==> flow/design.v <==
module base_agate#(parameter width=1) 
   (input [0:width-1] en, 
    input [0:width-1]  i_v, 
    output [0:width-1] i_r, 
    output [0:width-1]  o_v,
    input [0:width-1]  o_r
    );
   assign i_r  = en & o_r;
   assign o_v = en & i_v;
endmodule  
module base_alatch#
  (
   parameter width=1, 
   parameter del_width=0,
   parameter dq=0
   )
  (
   input 	      clk, 
   input 	      reset,
   input 	      i_v,
   input [0:width+del_width-1]  i_d,
   output 	      i_r,
   output 	      o_v,
   output [0:width+del_width-1] o_d,
   input 	      o_r
   );
   wire 	      o_v_in = i_v | (o_v & ~o_r);
   wire               enable = o_r | ~o_v;
   assign i_r = o_r | ~o_v;
   base_vlat#(.width(1))        ivlat(.clk(clk), .reset(reset), .din(o_v_in), .q(o_v));
   wire [0:width-1]   din;
   generate
      if (dq)
	assign din = i_v ? i_d[0:width-1] : {width{1'b0}};
      else
	assign din = i_d[0:width-1];
   endgenerate
   generate
      if (width > 0)
	base_vlat_en#(.width(width)) idlat(.clk(clk), .reset(1'b0), .enable(enable), .din(din), .q(o_d[0:width-1]));
      if (del_width > 0)
	begin
	   wire enable_d;
	   base_vlat#(.width(1))        ielat(.clk(clk), .reset(1'b0), .din(enable), .q(enable_d));
	   base_vlat_en#(.width(del_width)) idlat(.clk(clk), .reset(1'b0), .enable(enable_d), .din(i_d[width:width+del_width-1]), .q(o_d[width:width+del_width-1]));
	end
   endgenerate
endmodule  
module base_decode#
  (
   parameter enc_width=1,
   parameter dec_width = 2 ** enc_width
   )
  (
   input en,
   input [0:enc_width-1] din,
   output [0:dec_width-1] dout
   );
   genvar 		  i;
   generate
      for(i=0; i<dec_width; i=i+1) begin : Gen
	 assign dout[i] = en & (din == i);
      end
   endgenerate
endmodule  
module base_delay#
  (parameter width = 1,
   parameter n = 1)
  (input clk,
   input reset,
   input [0:width-1]  i_d,
   output [0:width-1] o_d
   );
   generate
      if (n > 0)
	begin
	   wire [0:(n * width)-1] l_din, l_q;
	   assign l_din[0:width-1] = i_d;
	   if (n > 1)
	     assign l_din [width:(n*width)-1] = l_q[0:((n-1)*width)-1];
	   base_vlat#(.width(width*n)) ilat(.clk(clk),.reset(reset),.din(l_din),.q(l_q));
	   assign o_d = l_q[(n-1)*width:(n*width)-1];
	end
      else
	assign o_d = i_d;
   endgenerate
endmodule  
module base_emux_mc#
  (
   parameter width = 1,
   parameter ways = 2,
   parameter sel_width=$clog2(ways),
   parameter lsel_width = 3,
   parameter aux_width=1
   )
  (
   input 		    clk,
   input 		    reset,
   input [0:aux_width-1]    ain,
   input [0:(width*ways)-1] din,
   input [0:sel_width-1]    sel,
   output [0:width-1] 	    dout,
   output [0:aux_width-1]   aout
   );
   localparam esel_width = ((sel_width+lsel_width-1)/lsel_width)*lsel_width;
   wire [0:esel_width-1]    esel = sel;
   localparam 		    eways = 2**esel_width;
   localparam 		    epad = ((eways-ways)*width);
   wire [0:width*eways-1]   edin;
   generate
      if (epad == 0)
	assign edin = din;
      else
	assign edin = {din,{epad{1'b0}}};
   endgenerate
   localparam 		    lways = 2**lsel_width;
   wire [0:width-1] 	    s2_d;
   wire [0:aux_width-1]     s2_a;
   generate
      if (esel_width <= lsel_width)
	begin
	   wire [0:width-1] 	    din_array [0:eways-1];
	   assign s2_d = din_array[esel];
	   genvar 		    i;
	   for(i=0; i< eways; i=i+1)
	     begin :gen1
		assign din_array[i] = edin[i*width:(i+1)*width-1];
	     end
	   assign s2_a = ain;
	   base_vlat#(.width(width))     idlat(.clk(clk),.reset(reset),.din(s2_d),.q(dout));
	   base_vlat#(.width(aux_width)) ialat(.clk(clk),.reset(reset),.din(s2_a),.q(aout));
	end
      else
	begin
	   wire [0:lways*width-1] s1_d;
	   wire [0:lsel_width-1]  s1_s;
	   wire [0:aux_width-1]   s1_a;
	   genvar i;
	   localparam rways = eways/lways;
	   localparam rwidth=rways*width;
	   base_emux_mc#(.aux_width(lsel_width+aux_width),.width(width),.ways(rways),.sel_width(esel_width-lsel_width),.lsel_width(lsel_width)) imux1
	     (.clk(clk),.reset(reset),
	      .ain({esel[0:lsel_width-1],ain}),.din(edin[0:rwidth-1]),.sel(esel[lsel_width:esel_width-1]),
	      .aout({s1_s,s1_a}),.dout(s1_d[0:width-1]));
	   for(i=1; i<lways; i=i+1)
	     begin : gen2
		base_emux_mc#(.aux_width(1),.width(width),.ways(rways),.sel_width(esel_width-lsel_width),.lsel_width(lsel_width)) imux1
		 (.clk(clk),.reset(reset),.ain(1'b0),.din(edin[i*rwidth:(i+1)*rwidth-1]),.sel(esel[lsel_width:esel_width-1]),.aout(),.dout(s1_d[i*width:(i+1)*width-1]));
	     end
	   base_emux_mc#(.aux_width(aux_width),.width(width),.ways(lways),.sel_width(lsel_width),.lsel_width(lsel_width)) imux2
	     (.clk(clk),.reset(reset),.sel(s1_s),.ain(s1_a),.din(s1_d),.aout(aout),.dout(dout));
	end  
   endgenerate
endmodule  
module base_mem#
  (
   parameter width = 1,
   parameter addr_width = 1,
   parameter depth = 2 ** addr_width,
   parameter wdelay = 0,
   parameter ramstyle="",
   parameter dist_ram = 0,
   parameter block_ram = 0,
   parameter bypass=0
   )
   (
   input clk,
   input we,
   input [addr_width-1:0] wa,
   input [width-1:0] 	  wd,
   input re,
   input [addr_width-1:0] ra,
   output [width-1:0] 	  rd
    );
   wire 		  we_d;
   wire [addr_width-1:0]  wa_d;
   wire [width-1:0] 	  wd_d;
   base_delay#(.width(1+addr_width+width),.n(wdelay)) idel
     (
      .clk(clk),.reset(1'b0),
      .i_d({we,wa,wd}),
      .o_d({we_d,wa_d,wd_d})
      );
   reg [width-1:0] 	  ram[depth-1:0];
   reg [width-1:0] 	  rd_reg;
   generate
      if (bypass) 
	always@(posedge clk) 
	  begin
	     if (we_d) 
	       begin
		  ram[wa_d] <= wd_d;
	       end
	     if (re)
	       rd_reg <= (we_d & (wa==ra)) ? wd_d : ram[ra];
	  end
      else
	always@(posedge clk) 
	  begin
	     if (we_d) 
	       begin
		  ram[wa_d] <= wd_d;
	       end
	     if (re)
	       rd_reg <= ram[ra];
	  end
      assign rd = rd_reg;
   endgenerate   
endmodule  
module base_sram_cntrs#(parameter width=32, parameter n=2, parameter addr_width=$clog2(n))
   (input clk,
    input 		   reset,
    input [0:n-1] 	   i_inc,
    input [0:addr_width-1] i_rd_a,
    input 		   i_rd_v,
    output 		   i_rd_r,
    input 		   o_rd_r,
    output 		   o_rd_v,
    output [0:width-1] 	   o_rd_d
    );
   localparam sw=addr_width+2;
   wire [0:addr_width]   s0_addr_ext;
   wire 		 s0_rdata_v;
   wire 		 s0_rdata_v_in = s0_rdata_v | (& s0_addr_ext);
   base_vlat#(.width(addr_width+1)) is0_alat(.clk(clk),.reset(reset),.din(s0_addr_ext+1'b1),.q(s0_addr_ext));
   base_vlat#(.width(1))            is0_vlat(.clk(clk),.reset(reset),.din(s0_rdata_v_in),   .q(s0_rdata_v));
   wire [0:addr_width-1]   s0_addr = s0_addr_ext[0:addr_width-1];
   wire 		   s0_sel = s0_addr_ext[addr_width];
   wire 		   s1_rdata_v;
   wire [0:sw-1] 	   s1_reg;
   wire [0:addr_width-1]   s1_addr;
   wire 		   s1_sel;
   wire [0:sw*n-1] 	   s0_regs;
   base_emux_mc#(.width(sw),.ways(n),.sel_width(addr_width),.aux_width(addr_width+2),.lsel_width(4)) is1_mux
     (.clk(clk),.reset(reset),.sel(s0_addr),.ain({s0_addr,s0_sel,s0_rdata_v}),.din(s0_regs),.aout({s1_addr,s1_sel,s1_rdata_v}),.dout({s1_reg}));
   wire [0:n-1] 	   s0_hit;
   base_decode#(.enc_width(addr_width),.dec_width(n)) is0_dec(.en(s0_sel),.din(s0_addr),.dout(s0_hit));
   genvar 		   i;
   generate
      for(i=0; i<n; i=i+1)
	begin : gen1
	   wire rd_vld;
	   wire [0:sw-1] cnt;
	   wire [0:sw-1] cnt_in;
	   wire [0:sw-1] cnt_nxt = s0_hit[i] ? {sw{1'b0}} : cnt;
	   assign cnt_in = cnt_nxt + i_inc[i];
	   base_vlat#(.width(sw)) icnt_lat(.clk(clk),.reset(reset),.din(cnt_in),.q(cnt));
	   assign s0_regs[i*sw:(i+1)*sw-1] = cnt;
	end
   endgenerate
   wire 		 s1_rd_v, s1_rd_r;
   wire [0:addr_width-1] s1_rd_a = i_rd_a;
   base_agate is1_gt(.i_v(i_rd_v),.i_r(i_rd_r),.o_v(s1_rd_v),.o_r(s1_rd_r),.en(~s1_sel));
   wire 		 s2_rdata_v;  
   wire 		 s2_we;       
   wire [0:addr_width-1] s2_wa;       
   wire [0:sw-1] 	 s2_reg;      
   wire [0:width-1] 	 s2_rd;
   base_vlat#(.width(sw+1+addr_width+1)) is2_lat(.clk(clk),.reset(reset),.din({s1_reg,s1_rdata_v,s1_addr,s1_sel}),.q({s2_reg,s2_rdata_v,s2_wa,s2_we}));
   wire [0:addr_width-1] s1_ra = s1_sel ? s1_addr : s1_rd_a;
   wire [0:width-1] 	 s2_wd = (s2_rdata_v ? s2_rd : {width{1'b0}}) + s2_reg;
   base_mem#(.width(width),.addr_width(addr_width)) imem
     (.clk(clk),
      .re(1'b1),.ra(s1_ra),.rd(s2_rd),
      .we(s2_we),.wa(s2_wa),.wd(s2_wd)
      );
   wire 		 s2_rd_v, s2_rd_r;
   base_alatch#(.width(1))     is2_rd_lat(.clk(clk),.reset(reset),.i_v(s1_rd_v),.i_r(s1_rd_r),.i_d(1'b0),.o_v(s2_rd_v),.o_r(s2_rd_r),.o_d());
   base_alatch#(.width(width)) is3_rd_lat(.clk(clk),.reset(reset),.i_v(s2_rd_v),.i_r(s2_rd_r),.i_d(s2_rd),.o_v(o_rd_v),.o_r(o_rd_r),.o_d(o_rd_d));
endmodule  
module base_vlat#(parameter width=1, parameter [width-1:0] rstv=0) 
   (input clk, input reset, input [width-1:0] din, output [width-1:0] q);
   reg [width-1:0]    q_int;
   always@(posedge clk or posedge reset)
     if (reset) q_int <= rstv;
     else q_int <= din;
   assign q = q_int;
endmodule  
module base_vlat_en (clk, reset, enable, din, q);
   parameter width=1;
   parameter [0:width-1] rstv = 0;
   input 	      clk;
   input 	      reset;
   input 	      enable;
   input [0:width-1]  din;
   output [0:width-1] q;
   reg [0:width-1]    q_int;
   wire 	      ena  ;
   assign ena = enable;
   always@(posedge clk or posedge reset)
     if (reset) q_int <= rstv;
     else if (ena) q_int <= din;
   assign q = q_int;
endmodule  
From RTL to reports: base_sram_cntrs:

What the tools print for base_sram_cntrs, step after step.
Lines are those of the file above, counted from 1.
Operators: Yosys type, input widths -> output width; for muxes data width and select width s.
Cell names lack the library's common part.
Not given: n/a

* top: base_sram_cntrs
* clock port: clk
* library: sky130hd
* timing corner: tt_025C_1v80

Word level:

Counts by Yosys on the flattened word-level netlist (proc, flatten, opt, wreduce). Print and check cells are left out. Cells with the same type and inputs are merged into one.
Yosys's memory passes give these memory sizes; they may raise the number of words (mostly to a power of two), join words into wider ones and drop unused or constant bits.

* flip-flop bits (word level): 55
* bits in latches: 0
* memory bits (writable): 64
* bits in read-only memories: 0
* clocked read ports x word width: 32
* memories: 1
* bits of input ports: 7
* cells after elaboration: 42

Memories
* imem.ram: depth 2, bits a word 32, rd ports 1, wr ports 1, RTL line 184 `reg [width-1:0] ram[depth-1:0];`

* add/subtract/negate cells: 4
* multiply operators: 0
* divide/modulo/power cells: 0
* $lt $le $gt $ge: 0
* eq/ne operators: 0
* shift-type cells: 0
* muxes and demuxes: 8
* bitwise operators: 17
* reductions and logical operators: 2

Operator list (count)
* $mux 32: 2
* $add 32x3->32: 1
* $and 1x1->1: 6
* $not 1->1: 6
* $add 3x1->3: 2
* $pmux 3 s2: 1
* $mux 3: 2
* $or 1x1->1: 5
* $logic_not 4->1: 1
* $mux 1: 3
* $add 2x1->2 const B: 1
* $reduce_and 2->1: 1

Depth:

Yosys ltp: most cells in a row. Word level: on the elaborated netlist, between registers, memories and ports. Mapped: between sequential cells and ports; inverters and the memories' decode and read muxes count.

* word-level depth: 5
* ABC_AREA: 0
* depth in mapped cells: 10
* gate-level depth less buffers: 8

Synthesis result:

The flow's flattened synthesis, as Yosys stat reports it; memories are mapped. The netlist is that of the ABC_AREA named above (0 if unset); the other value can give another one.

Cells by type
* edfxtp_1: count 96, total area 2.88E+03 sq um
* dfxtp_1: count 32, total area 640.614 sq um
* dfrtp_1: count 23, total area 575.552 sq um
* mux2_2: count 35, total area 394.128 sq um
* xor2_1: count 15, total area 131.376 sq um
* ha_1: count 9, total area 112.608 sq um
* xnor2_1: count 11, total area 96.342 sq um
* nor2_1: count 21, total area 78.826 sq um
* nand2_1: count 18, total area 67.565 sq um
* nand3_1: count 12, total area 60.058 sq um
* nand4_1: count 9, total area 56.304 sq um
* a21oi_1: count 9, total area 45.043 sq um
* and2_1: count 6, total area 37.536 sq um
* nor2b_1: count 6, total area 37.536 sq um
* or3_1: count 5, total area 31.28 sq um
* o21ai_0: count 6, total area 30.029 sq um
* inv_1: count 7, total area 26.275 sq um
* nand2b_1: count 4, total area 25.024 sq um

Not listed: further types 23, cells in them 29.

* cell count: 353
* chip area (Yosys): 5597.9 sq um
* flip-flop cells: 151
* buffers: 7

The figures by module come from a second, unflattened synthesis with its own total; it is not the netlist above.

* cells (unflattened synthesis): 451
* area (unflattened synthesis): 6955.4 sq um

Each row is one instance without its submodules.

Modules
* base_mem: times used 1, cells 135, area 3443.3 sq um, sequential area 2882.8 sq um
* base_vlat_en #(width=32): times used 1, cells 69, area 1348.8 sq um, sequential area 800.8 sq um
* base_sram_cntrs: times used 1, cells 165, area 1139.8 sq um, sequential area 0.0 sq um
* base_vlat #(width=3): times used 4, cells 4, area 78.8 sq um, sequential area 75.1 sq um
* base_delay: times used 1, cells 34, area 255.2 sq um, sequential area 0.0 sq um
* base_vlat #(width=6): times used 1, cells 7, area 153.9 sq um, sequential area 150.1 sq um
* base_vlat #(width=1): times used 3, cells 2, area 28.8 sq um, sequential area 25.0 sq um
* base_vlat #(width=2): times used 1, cells 3, area 53.8 sq um, sequential area 50.0 sq um
* base_vlat_en #(width=1): times used 1, cells 3, area 43.8 sq um, sequential area 25.0 sq um
* base_emux_mc: times used 1, cells 3, area 33.8 sq um, sequential area 0.0 sq um
* base_alatch #(width=1): times used 1, cells 3, area 26.3 sq um, sequential area 0.0 sq um
* base_alatch #(width=32): times used 1, cells 3, area 26.3 sq um, sequential area 0.0 sq um
* base_decode: times used 1, cells 2, area 16.3 sq um, sequential area 0.0 sq um
* base_agate: times used 1, cells 2, area 12.5 sq um, sequential area 0.0 sq um

Path before layout:

Path of least setup slack by OpenSTA after synthesis, without wires, with an ideal clock, recovery checks aside; 20% of the period is set as input and as output delay. Where synthesis merged equal registers, the netlist keeps one of their names.

* path kind: flip-flop to flip-flop
* from: reg is2_lat.q_int[2]
* to: mem imem.ram[0][10]
* period: 3.35 ns
* library setup time: 0.258 ns
* arrival time: 2.189 ns
* required time: 3.092 ns
* path slack: 0.904 ns
* delay of the path: 2.447 ns
* stages: 11
* buffers on the path: 2
* period reached after synthesis: 2.446 ns

"delay of the path" = arrival - input delay + setup time.
"stages": output pins that drive a net of the path, with the launching flip-flop's if there is one; two outputs of one cell count as two.
"period reached after synthesis" = period - worst setup slack (recovery checks aside). The figure is calculated, with input and output delays left at 20% of the set period.
The rows between start and end are the longest chain of elaborated cells between them; the timing report does not say that the signal goes this way. Where chains are equally long, one stands for them.
A line is the first line of the expression or statement that the cell stems from. Yosys adds cells for indexed reads and writes and turns some case tables into memories.

* path through: dfrtp_1 -> buf_4 -> clkbuf_1 -> and2_1 -> ha_1 -> fa_1 -> a21oi_1 -> nor3_1 -> nand3_1 -> xnor2_1 -> and2_1
* cells in the longest elaborated chain: 3
* elaborated cells between the ends (all ways): 3
* source lines of those cells: 2
* classes of those cells: 1 x add/sub; 2 x mux

RTL lines, path post-synthesis
* start: declaration: RTL line 273 `reg [width-1:0]    q_int;`
* start: assignment: RTL line 275 `if (reset) q_int <= rstv;`
* start: assignment: RTL line 276 `else q_int <= din;`
* $mux 32: RTL line 261 `wire [0:width-1] s2_wd = (s2_rdata_v ? s2_rd : {width{1'b0}}) + s2_reg;`
* $add 32x3->32: RTL line 261
* $mux 32: RTL line 200 `if (we_d)`
* end: declaration: RTL line 184 `reg [width-1:0] ram[depth-1:0];`

Path in the finished layout:

Path of least setup slack in the final report of flow run 1 (OpenROAD, finished layout, wires in). Where an end is a register, its clock arrival counts in the times.

* path kind: flip-flop to flip-flop
* from: reg is2_lat.q_int[2]
* to: mem imem.ram[0][28]
* period: 3.1 ns
* library setup time: 0.19 ns
* arrival time: 2.54 ns
* required time: 3.32 ns
* path slack: 0.78 ns
* stages: 9
* buffers on the path: 1

The rows between start and end are the longest chain of elaborated cells between them; the timing report does not say that the signal goes this way. Where chains are equally long, one stands for them.

* path through: dfrtp_1 -> buf_4 -> and2_1 -> fa_1 -> a21oi_2 -> nor3_4 -> nand4_1 -> or3_1 -> a21oi_1
* cells in the longest elaborated chain: 3
* elaborated cells between the ends (all ways): 3
* source lines of those cells: 2
* classes of those cells: 1 x add/sub; 2 x mux

RTL lines, path after layout
* start: declaration: RTL line 273 `reg [width-1:0]    q_int;`
* start: assignment: RTL line 275 `if (reset) q_int <= rstv;`
* start: assignment: RTL line 276 `else q_int <= din;`
* $mux 32: RTL line 261 `wire [0:width-1] s2_wd = (s2_rdata_v ? s2_rd : {width{1'b0}}) + s2_reg;`
* $add 32x3->32: RTL line 261
* $mux 32: RTL line 200 `if (we_d)`
* end: declaration: RTL line 184 `reg [width-1:0] ram[depth-1:0];`

Memo
Re: implementation data of base_sram_cntrs

Record of 2 stored runs of the RTL-to-layout flow on base_sram_cntrs, platform sky130hd. The runs are unordered. Constraints: input delay and output delay 20% of the set period each, output load 0.01 pF.
By "clock period reached" is meant the clock period of the run minus its worst setup slack. This is arithmetic on one report: input and output delays are still those of the set period (20% each).
"time on the worst setup path" = time allowed to the worst setup path (clock period - input delay - output delay, where it has them) - its slack; a late launch clock adds to it, a late capture clock takes from it.
"total power of the final layout" rests on the timing tool's default activity at the inputs, not on a simulated workload.

### Flow run 1

==> flow/run.sh <==
#!/bin/bash
# the make line also repeats the synthesis and layout settings of config.mk as NAME=value (left out here)
make -C /OpenROAD-flow-scripts/flow DESIGN_CONFIG=/design/flow/config.mk WORK_HOME=/design/flow/orfs CLKGATE_MAP_FILE= finish
==> flow/config.mk <==
export PLATFORM = sky130hd
export DESIGN_NAME = base_sram_cntrs
export DESIGN_NICKNAME = base_sram_cntrs
export VERILOG_FILES = /design/flow/design.v
export SDC_FILE = /design/flow/constraint.sdc
export NUM_CORES = 4
export LEC_CHECK = 0
export CAP_MARGIN = 20
export CORE_MARGIN = 2
export CORE_UTILIZATION = 40
export SETUP_SLACK_MARGIN = 0.61
export SLEW_MARGIN = 20
==> flow/constraint.sdc <==
create_clock -name core_clock -period 3.1 [get_ports {clk}]
set_input_delay 0.6200 -clock core_clock [delete_from_list [all_inputs] [get_ports {clk}]]
set_output_delay 0.6200 -clock core_clock [all_outputs]
set_load 0.01 [all_outputs]

Results of flow run 1:
- Setup slack of the worst path: 0.780 ns
- Time on the worst setup path: 2.32 ns
- Type of the worst setup path: flip-flop to flip-flop
- Die area: 14957.3 sq um
- Utilization after layout: 49.6%
- Clock period reached: 2.320 ns
- Worst hold slack: 0.350 ns
- Total negative slack: 0.000 ns
- Post-synthesis cell area: 5597.9 sq um
- Total power of the final layout: 4393 uW

### Flow run 2

==> flow/run.sh <==
#!/bin/bash
# the make line also repeats the synthesis and layout settings of config.mk as NAME=value (left out here)
make -C /OpenROAD-flow-scripts/flow DESIGN_CONFIG=/design/flow/config.mk WORK_HOME=/design/flow/orfs CLKGATE_MAP_FILE= finish
==> flow/config.mk <==
export PLATFORM = sky130hd
export DESIGN_NAME = base_sram_cntrs
export DESIGN_NICKNAME = base_sram_cntrs
export VERILOG_FILES = /design/flow/design.v
export SDC_FILE = /design/flow/constraint.sdc
export NUM_CORES = 4
export LEC_CHECK = 0
export CAP_MARGIN = 10
export CORE_ASPECT_RATIO = 1.46
export CORE_MARGIN = 2
export CORE_UTILIZATION = 46
export GPL_ROUTABILITY_DRIVEN = 1
export GPL_TIMING_DRIVEN = 1
export MIN_ROUTING_LAYER = met2
export PLACE_DENSITY = 0.54
export SETUP_SLACK_MARGIN = -0.02
export SLEW_MARGIN = 0
export TNS_END_PERCENT = 95
==> flow/constraint.sdc <==
create_clock -name core_clock -period 3.21 [get_ports {clk}]
set_input_delay 0.6420 -clock core_clock [delete_from_list [all_inputs] [get_ports {clk}]]
set_output_delay 0.6420 -clock core_clock [all_outputs]
set_load 0.01 [all_outputs]

Results of flow run 2:
- Total negative slack: 0.000 ns
- Total power of the final layout: 4178 uW
- Worst hold slack: 0.347 ns
- Clock period reached: 2.684 ns
- Post-synthesis cell area: 5597.9 sq um
- Setup slack of the worst path: 0.526 ns
- Die area: 13083.1 sq um
- Time on the worst setup path: 2.68 ns
- Type of the worst setup path: flip-flop to flip-flop
- Utilization after layout: 57.0%
